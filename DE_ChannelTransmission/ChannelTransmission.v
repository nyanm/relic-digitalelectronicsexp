==> flow/design.v <==
module ChannelTransmission(
	input [7:0]data_in,
	input reset_l,clk,
	output [7:0]data_out,
	output parity,
	output [4:0]TS_in,TS_out
);
wire sync,par_check,sdata;
Source S
(
	.data     (data_in),
	.clk      (clk),
	.reset_l  (reset_l),
	.parity   (par_check),
	.sync     (sync),
	.sdata    (sdata),
	.timeslot (TS_in)
);
Destination D
(
	.sync		 (sync),
	.clk		 (clk),
	.parity	 (par_check),
	.sdata	 (sdata),
	.pdata    (data_out),
	.timeslot (TS_out),
	.check	 (parity),
	.reset_l  (reset_l)
);
endmodule
module Destination(
	input sync,clk,parity,reset_l,
	input sdata,
	output [7:0]pdata,
	output [4:0]timeslot,
	output check
);
	reg [7:0]syn_count;
	always@(posedge clk)
		if (sync)
			syn_count <= 8'b0000_0000;
		else
			syn_count <= syn_count + 8'b1;
	reg [7:0]cdata;
	always@(posedge clk)
		cdata <= {cdata[6:0], sdata};
	reg [7:0]odata;
	always@(posedge clk)
		if (syn_count[2:0] == 3'b111)
			odata <= cdata;
		else
			odata <= odata;
	reg [1:0]par = 2'b00;
	always@(posedge clk)
		if (syn_count[2:0] == 3'b111)
			par <= {par[0], parity};
		else
			par <= par;
	assign pdata = odata;
	assign check = par[1]^(^pdata);
	assign timeslot = syn_count[7:3]; 
endmodule
module Source(
	input clk,reset_l,
	input [7:0]data,
	output parity,sync,sdata,
	output [4:0]timeslot
);
	reg [7:0]syn_count;	
	always@(posedge clk or negedge reset_l)
		if (!reset_l)
			syn_count <= 8'b1111_1111;
		else
			syn_count <= syn_count + 8'b1;
	reg [7:0]pdata;	
	always@(posedge clk or negedge reset_l)
		if (!reset_l)
			pdata <= 8'b0;
		else if (syn_count[2:0] < 3'b111)
			pdata[7:1] <= pdata[6:0];
		else if (syn_count[2:0] == 3'b111)
			pdata <= data;
		else
			pdata <= pdata;
	assign sdata = pdata[7];
	assign sync = (syn_count == 8'b0);
	assign parity = ^data;
	assign timeslot = syn_count[7:3];
endmodule
# --- Reports on ChannelTransmission ---
# What the tools print for ChannelTransmission, step after step.
# Line numbers count from 1 in the design file above.
# Library cell names are shortened.
inputs:
  top: "ChannelTransmission"
  clock: "clk"
  lib: "sky130hd"
  lib_corner: "tt_025C_1v80"

# --- Elaborated design ---
# Counts by Yosys on the flattened word-level netlist (proc, flatten, opt, wreduce; memories kept). Register bits leave out memories and registers merged into their read ports (data or address). Print and check cells are left out. Cells with the same type and inputs are merged into one.
bits:
  out_inout_bits: 19
  wordCells: 21
  in_bits: 10
  register_bits: 42
classes:
  mux: 2
  bitwise: 2
  cmp: 1
  equal: 2
  reduce_and_logical: 5
  n_addsub: 2
op_table:
  columns: ["operator", "n"]
  rows:
  - ["8-bit by 1-bit adder with 8-bit output with constant B", 2]
  - ["8-bit XOR reduction", 2]
  - ["7-bit two-way mux", 2]
  - ["8-bit zero test", 1]
  - ["3-bit == test with constant B", 2]
  - ["3-bit < comparator with constant B", 1]
  - ["2-bit AND reduction", 1]
  - ["2-bit nonzero test", 1]
  - ["1-bit bitwise XOR", 1]
  - ["1-bit NOT", 1]

# --- Logic depth ---
# Yosys ltp: most cells in a row. Word level: on the elaborated netlist, between registers, memories and ports. Mapped: between sequential cells and ports; inverters and the memories' decode and read muxes count.
depth:
  word_depth: 3
  ABC_AREA: 0
  depth_mapped: 5
  mapped_depth_nobuf: 4

# --- After synthesis ---
# The flow's flattened synthesis, as Yosys stat reports it; memories are mapped. The netlist is that of the ABC_AREA named above (0 if unset); the other value can give another one.
types:
  columns: ["cell_type", "n", "area_total_um2"]
  rows:
  - ["dfxtp_1", 16, 320.307]
  - ["edfxtp_1", 10, 300.288]
  - ["dfstp_2", 8, 210.202]
  - ["dfrtp_1", 8, 200.192]
  - ["xnor2_1", 15, 131.376]
  - ["buf_4", 10, 75.072]
  - ["mux2i_1", 7, 70.067]
  - ["ha_1", 5, 62.56]
  - ["o21ai_0", 10, 50.048]
  - ["nand2_1", 11, 41.29]
  - ["nand3_1", 7, 35.034]
  - ["xor2_1", 4, 35.034]
  - ["xnor3_1", 1, 22.522]
  - ["and3_1", 3, 18.768]
  - ["or3_1", 3, 18.768]
  - ["xnor2_2", 1, 16.266]
  - ["a21oi_1", 3, 15.014]
  - ["buf_2", 3, 15.014]
# Not listed: further types 5, cells in them 10.
mapped:
  cell_count: 135
  yosys_area_um2: 1685.4
  ff_cells: 42
  n_buf: 13
# By module: a second synthesis without flattening, with its own total; a netlist apart from the flattened one above.
hier_totals:
  hier_cells: 135
  hier_area_um2: 1699.1
# Each row is one instance without its submodules.
modules:
  columns: ["module", "n_cells", "n_inst", "mod_area_um2"]
  rows:
  - ["Destination", 62, 1, 884.6]
  - ["Source", 73, 1, 814.5]
  - ["ChannelTransmission", 0, 1, 0.0]

# --- Timing after synthesis ---
# Path of least setup slack by OpenSTA after synthesis, without wires, with an ideal clock, recovery checks aside; 20% of the period is set as input and as output delay. Where synthesis merged equal registers, the netlist keeps one of their names.
synth_path:
  kind: "reg-to-output"
  startpoint: "register D.odata[2]"
  endpoint: "output parity"
  period_ns: 1.64
  out_delay_ns: 0.328
  path_stages: 4
  launch_ns: 0.000
  t_required_ns: 1.312
  path_delay_ns: 1.266
  n_path_buf: 0
  arrival_time_ns: 1.266
  slack_ns: 0.046
  synth_period_reached_ns: 1.594
# "path_delay_ns" is the arrival time less input delay plus setup time.
# A path that ends at an output port has no setup time.
# "path_stages" counts driving pins, that of a launching flip-flop among them; a cell with two outputs on the path counts twice.
# "synth_period_reached_ns" = period - worst setup slack (recovery checks aside). The figure is calculated, with input and output delays left at 20% of the set period.
# The rows between start and end are the longest chain of elaborated cells between them; the timing report does not say that the signal goes this way. Where chains are equally long, one stands for them.
# A line is the first line of the expression or statement that the cell stems from. Yosys adds cells for indexed reads and writes and turns some case tables into memories.
synth_between:
  path_cell_list: "edfxtp_1 -> xnor2_1 -> xnor3_1 -> xnor2_1"
  elab_chain_len: 2
  cone_cells: 2
  classes_between: "logic: 1; reduce/logical: 1"
synth_rtl:
  columns: ["element", "line_no", "source"]
  rows:
  - ["start: declaration", 47, "reg [7:0]odata;"]
  - ["start: assignment", 50, "odata <= cdata;"]
  - ["start: assignment", 52, "odata <= odata;"]
  - ["8-bit XOR reduction", 60, "assign check = par[1]^(^pdata);"]
  - ["1-bit bitwise XOR", 60, null]
  - ["end: declaration", 5, "output parity,"]

# --- Worst path after layout ---
# From the final timing report of run B: the path of least setup slack in the routed layout; clock arrival at registers is part of the times.
layout_path:
  kind: "reg-to-output"
  startpoint: "register D.odata[6]"
  endpoint: "output parity"
  n_path_buf: 1
  slack_ns: -0.66
  out_delay_ns: 0.26
  launch_ns: 0.36
  arrival_time_ns: 1.72
  path_stages: 5
  t_required_ns: 1.06
  period_ns: 1.32
# The rows between start and end are the longest chain of elaborated cells between them; the timing report does not say that the signal goes this way. Where chains are equally long, one stands for them.
layout_between:
  path_cell_list: "edfxtp_1 -> xnor2_2 -> xnor3_1 -> xnor2_2 -> buf_2"
  elab_chain_len: 2
  cone_cells: 2
  classes_between: "logic: 1; reduce/logical: 1"
layout_rtl:
  columns: ["element", "line_no", "source"]
  rows:
  - ["start: declaration", 47, "reg [7:0]odata;"]
  - ["start: assignment", 50, "odata <= cdata;"]
  - ["start: assignment", 52, "odata <= odata;"]
  - ["8-bit XOR reduction", 60, "assign check = par[1]^(^pdata);"]
  - ["1-bit bitwise XOR", 60, null]
  - ["end: declaration", 5, "output parity,"]

Module ChannelTransmission, platform sky130hd: 2 stored runs of the flow (Yosys, OpenROAD) with differing settings, in no particular order. Input and output delays are each 20% of the period that was set; the output load is 0.01 pF.
"totalPower_w" is the tool's figure for a default switching activity; nothing was simulated.

--- run A ---
==> flow/run.sh <==
#!/bin/bash
# the make line also repeats the synthesis and layout settings of config.mk as NAME=value (left out here)
make -C /OpenROAD-flow-scripts/flow DESIGN_CONFIG=/design/flow/config.mk WORK_HOME=/design/flow/orfs CLKGATE_MAP_FILE= finish
==> flow/config.mk <==
export PLATFORM = sky130hd
export DESIGN_NAME = ChannelTransmission
export DESIGN_NICKNAME = ChannelTransmission
export VERILOG_FILES = /design/flow/design.v
export SDC_FILE = /design/flow/constraint.sdc
export NUM_CORES = 4
export LEC_CHECK = 0
export ABC_AREA = 1
export CAP_MARGIN = 15
export CELL_PAD_IN_SITES_DETAIL_PLACEMENT = 2
export CELL_PAD_IN_SITES_GLOBAL_PLACEMENT = 0
export CORE_MARGIN = 2
export CORE_UTILIZATION = 63
export CTS_CLUSTER_SIZE = 37
export GPL_ROUTABILITY_DRIVEN = 1
export MIN_ROUTING_LAYER = met2
export SETUP_SLACK_MARGIN = -0.11
export SLEW_MARGIN = 20
==> flow/constraint.sdc <==
create_clock -name core_clock -period 1.2 [get_ports {clk}]
set_input_delay 0.2400 -clock core_clock [delete_from_list [all_inputs] [get_ports {clk}]]
set_output_delay 0.2400 -clock core_clock [all_outputs]
set_load 0.01 [all_outputs]

==> results, as YAML <==
outcome: "did not finish, placement stopped with DPL-0033"

--- run B ---
==> flow/run.sh <==
#!/bin/bash
# the make line also repeats the synthesis and layout settings of config.mk as NAME=value (left out here)
make -C /OpenROAD-flow-scripts/flow DESIGN_CONFIG=/design/flow/config.mk WORK_HOME=/design/flow/orfs CLKGATE_MAP_FILE= finish
==> flow/config.mk <==
export PLATFORM = sky130hd
export DESIGN_NAME = ChannelTransmission
export DESIGN_NICKNAME = ChannelTransmission
export VERILOG_FILES = /design/flow/design.v
export SDC_FILE = /design/flow/constraint.sdc
export NUM_CORES = 4
export LEC_CHECK = 0
export CAP_MARGIN = 20
export CELL_PAD_IN_SITES_DETAIL_PLACEMENT = 1
export CELL_PAD_IN_SITES_GLOBAL_PLACEMENT = 0
export CORE_MARGIN = 2
export CORE_UTILIZATION = 48
export CTS_CLUSTER_DIAMETER = 192
export CTS_CLUSTER_SIZE = 12
export GPL_ROUTABILITY_DRIVEN = 0
export GPL_TIMING_DRIVEN = 1
export PLACE_DENSITY_LB_ADDON = 0.07
export SETUP_SLACK_MARGIN = 0.02
export SLEW_MARGIN = 20
export TNS_END_PERCENT = 80
==> flow/constraint.sdc <==
create_clock -name core_clock -period 1.32 [get_ports {clk}]
set_input_delay 0.2640 -clock core_clock [delete_from_list [all_inputs] [get_ports {clk}]]
set_output_delay 0.2640 -clock core_clock [all_outputs]
set_load 0.01 [all_outputs]

==> results, as YAML <==
results:
  synth_chip_area_um2: 1685.4
  total_die_area_um2: 4001.2
  stdcell_area_um2: 2408.6
  worstSetupSlack_ns: -0.663
  tns_ns: -1.503
  totalPower_w: 0.002675
